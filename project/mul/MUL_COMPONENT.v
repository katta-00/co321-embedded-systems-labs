==> flow/design.v <==
`timescale 1ns / 1ps
module MUL_Component (
    input clk,
    input reset,
    input [1:0] address,
    input signed [31:0] writedata,
    input write,
    input read,
    input chipselect,
    output reg signed [31:0] readdata
);
    reg signed [31:0] data1, data2;
    wire signed [31:0] result;
    assign result = data1 * data2;
    always @(posedge clk or posedge reset) begin
        if (reset) begin
            data1 <= 0;
            data2 <= 0;
            readdata <= 0;
        end else begin
            if (write && chipselect) begin
                case (address)
                    2'b00: data1 <= writedata;
                    2'b01: data2 <= writedata;
                endcase
            end
            if (read && chipselect) begin
                readdata <= result;
            end
        end
    end
endmodule
# Tool chain data of MUL_Component
# The steps from the RTL of MUL_Component to its reports follow in flow order.
# Line numbers count from 1 in the design file above.
# Cell names lack the library's common part.
# A cell with -- has no value.
[setup]
design = "MUL_Component"
clock = "clk"
cell_library = "sky130hd"
pvt_corner = "tt_025C_1v80"

# Word-level counts
# Counts by Yosys on the flattened word-level netlist (proc, flatten, opt, wreduce; memories kept). Register bits leave out memories and registers merged into their read ports (data or address); mux counts leave out enables and synchronous resets folded into registers. Print and check cells are left out. Cells with the same type and inputs are merged into one.
[word_totals]
register_bits = 96
out_inout_bits = 32
[classes]
multipliers = 1
reduce_and_logical = 5
n_eq = 1
[ops]
columns = ["cell", "n"]
rows = [
  ["32-bit by 32-bit multiplier with 32-bit output", 1],
  ["2-bit AND reduction", 2],
  ["1-bit logical AND", 2],
  ["2-bit by 1-bit equality test with 1-bit output (second input constant)", 1],
  ["2-bit logical NOT", 1],
]

# Logic depth
# Longest topological path by Yosys (ltp), each cell counted once; first at word level (registers and memories cut), then after technology mapping (sequential cells cut; the memories' decode and read muxes count).
[logic_depth]
ltp_word = 2
ABC_AREA = 0
ltp_mapped = 26
ltp_nobuf = 24

# Synthesis result
# The flow's flattened synthesis, as Yosys stat reports it; memories are mapped. The netlist is that of the ABC_AREA named above (0 if unset); the other value can give another one.
# Totals and module areas in this step are rounded.
[types]
columns = ["cell", "n"]
rows = [
  ["fa_1", 408],
  ["dfrtp_1", 96],
  ["and2_1", 333],
  ["ha_1", 150],
  ["inv_1", 449],
  ["nand2_1", 237],
  ["mux2_2", 69],
  ["xnor2_1", 65],
  ["clkbuf_1", 96],
  ["o21ai_0", 35],
  ["xor2_1", 17],
  ["a21oi_1", 22],
  ["a21o_1", 7],
  ["nor2_1", 13],
  ["o21bai_1", 4],
  ["nand3_1", 5],
  ["o21a_1", 3],
  ["o31ai_1", 3],
]
# Other cell types: 36; their cells: 51.
[mapped]
ffs = 96
seq_area_um2 = 2402
area_um2 = 19850
stdcells = 2063

# Timing after synthesis
# Source: OpenSTA report_checks on the synthesized netlist (no wires, ideal clock, input and output delay 20% of the period each), path of least setup slack; recovery checks are left aside. Register names are those of the netlist, which keeps one name where synthesis merged equal registers.
[synth_path]
kind = "reg2reg"
from = "register data2[3]"
to = "register readdata[31]"
setup_slack_ns = -0.475
n_path_buf = 2
t_first_pin_ns = 0.000
arrival_ns = 6.642
t_required_ns = 6.167
setup_time_ns = 0.123
driving_pins = 25
delay_ns = 6.765
clock_period_ns = 6.29
synth_period_reached_ns = 6.765
# "delay_ns" is the arrival time less input delay plus setup time.
# "driving_pins": output pins that drive a net of the path, with the launching flip-flop's if there is one; two outputs of one cell count as two.
# "synth_period_reached_ns" = period - worst setup slack (recovery checks aside). The figure is calculated, with input and output delays left at 20% of the set period.
# Between the ends stands the longest chain of elaborated cells between them, by number of cells; it is not shown to be the way that was timed. Of several equally long chains one is given.
# A line is the first line of the expression or statement that the cell stems from. Yosys adds cells for indexed reads and writes and turns some case tables into memories.
[synth_between]
cell_sequence = "dfrtp_1 > clkbuf_1 > clkbuf_1 > and2_1 > fa_1 > fa_1 > inv_1 > fa_1 > fa_1 > inv_1 > fa_1 > inv_1 > fa_1 > inv_1 > fa_1 > fa_1 > ha_1 > nand3_1 > nor2_1 > nor3b_2 > o311a_1 > o41ai_2 > o2111ai_1 > xnor2_1 > o21ai_1"
elab_chain_cells = 1
cells_between = 1
cone_classes = "1 x mul"
[synth_lines]
columns = ["element", "line_no", "rtl"]
rows = [
  ["start, declared", 12, "reg signed [31:0] data1, data2;"],
  ["start, assigned", 18, "data2 <= 0;"],
  ["start, assigned", 24, "2'b01: data2 <= writedata;"],
  ["32-bit by 32-bit multiplier with 32-bit output", 14, "assign result = data1 * data2;"],
  ["end, assigned", 19, "readdata <= 0;"],
  ["end, assigned", 28, "readdata <= result;"],
  ["end, declared", 10, "output reg signed [31:0] readdata"],
]

# Worst path after layout
# Path of least setup slack in the final report of stored run 1 (OpenROAD, finished layout, wires in). Where an end is a register, its clock arrival counts in the times.
[layout_path]
kind = "reg2reg"
from = "register data2[4]"
to = "register readdata[31]"
setup_slack_ns = -1.28
arrival_ns = 7.10
clock_period_ns = 5.53
setup_time_ns = 0.11
n_path_buf = 1
t_required_ns = 5.83
t_first_pin_ns = 0.41
driving_pins = 22
# Between the ends stands the longest chain of elaborated cells between them, by number of cells; it is not shown to be the way that was timed. Of several equally long chains one is given.
[layout_between]
cell_sequence = "dfrtp_2 > buf_12 > and2_1 > fa_1 > fa_1 > inv_1 > fa_1 > fa_1 > inv_2 > fa_1 > fa_1 > fa_1 > fa_2 > ha_4 > a21o_1 > a21o_1 > a21oi_4 > o31ai_4 > o41ai_4 > o2111ai_2 > xnor2_1 > o21ai_1"
elab_chain_cells = 1
cells_between = 1
cone_classes = "1 x mul"
[layout_lines]
columns = ["element", "line_no", "rtl"]
rows = [
  ["start, declared", 12, "reg signed [31:0] data1, data2;"],
  ["start, assigned", 18, "data2 <= 0;"],
  ["start, assigned", 24, "2'b01: data2 <= writedata;"],
  ["32-bit by 32-bit multiplier with 32-bit output", 14, "assign result = data1 * data2;"],
  ["end, assigned", 19, "readdata <= 0;"],
  ["end, assigned", 28, "readdata <= result;"],
  ["end, declared", 10, "output reg signed [31:0] readdata"],
]

# Measured results for MUL_Component: 2 stored runs of the Yosys and OpenROAD flow on sky130hd. The settings differ; the order carries no meaning. The constraints put input and output delay at 20% of the set period each and load the outputs with 0.01 pF.
# Measured values are rounded.

[[run]]
name = "stored run 1"
[run.settings]
period_ns = 5.53
CORE_UTILIZATION = 25
SETUP_SLACK_MARGIN = 1.0
PLACE_DENSITY_LB_ADDON = 0.17
CORE_ASPECT_RATIO = 1.36
CELL_PAD_IN_SITES_GLOBAL_PLACEMENT = 1
CELL_PAD_IN_SITES_DETAIL_PLACEMENT = 2
GPL_TIMING_DRIVEN = 1
CAP_MARGIN = 20
CORE_MARGIN = 2
SLEW_MARGIN = 20
[run.results]
synthArea_um2 = 19850
dieArea_um2 = 81710
finish.stdcell_area_um2 = 25240
final_util_pct = 32.1
final_setup_ws_ns = -1.279
setupTns_ns = -20.20
fin_hold_ws_ns = 0.489

[[run]]
name = "stored run 2"
[run.settings]
period_ns = 7.37
CORE_UTILIZATION = 30
SETUP_SLACK_MARGIN = -0.69
PLACE_DENSITY_LB_ADDON = 0.01
CELL_PAD_IN_SITES_GLOBAL_PLACEMENT = 0
CELL_PAD_IN_SITES_DETAIL_PLACEMENT = 2
TNS_END_PERCENT = 100
CTS_CLUSTER_DIAMETER = 237
CAP_MARGIN = 10
SLEW_MARGIN = 20
MIN_ROUTING_LAYER = "met1"
MAX_ROUTING_LAYER = "met5"
CORE_MARGIN = 2
[run.results]
synthArea_um2 = 19850
dieArea_um2 = 68250
finish.stdcell_area_um2 = 22400
final_util_pct = 34.1
final_setup_ws_ns = 0.068
setupTns_ns = 0.000
fin_hold_ws_ns = 0.491
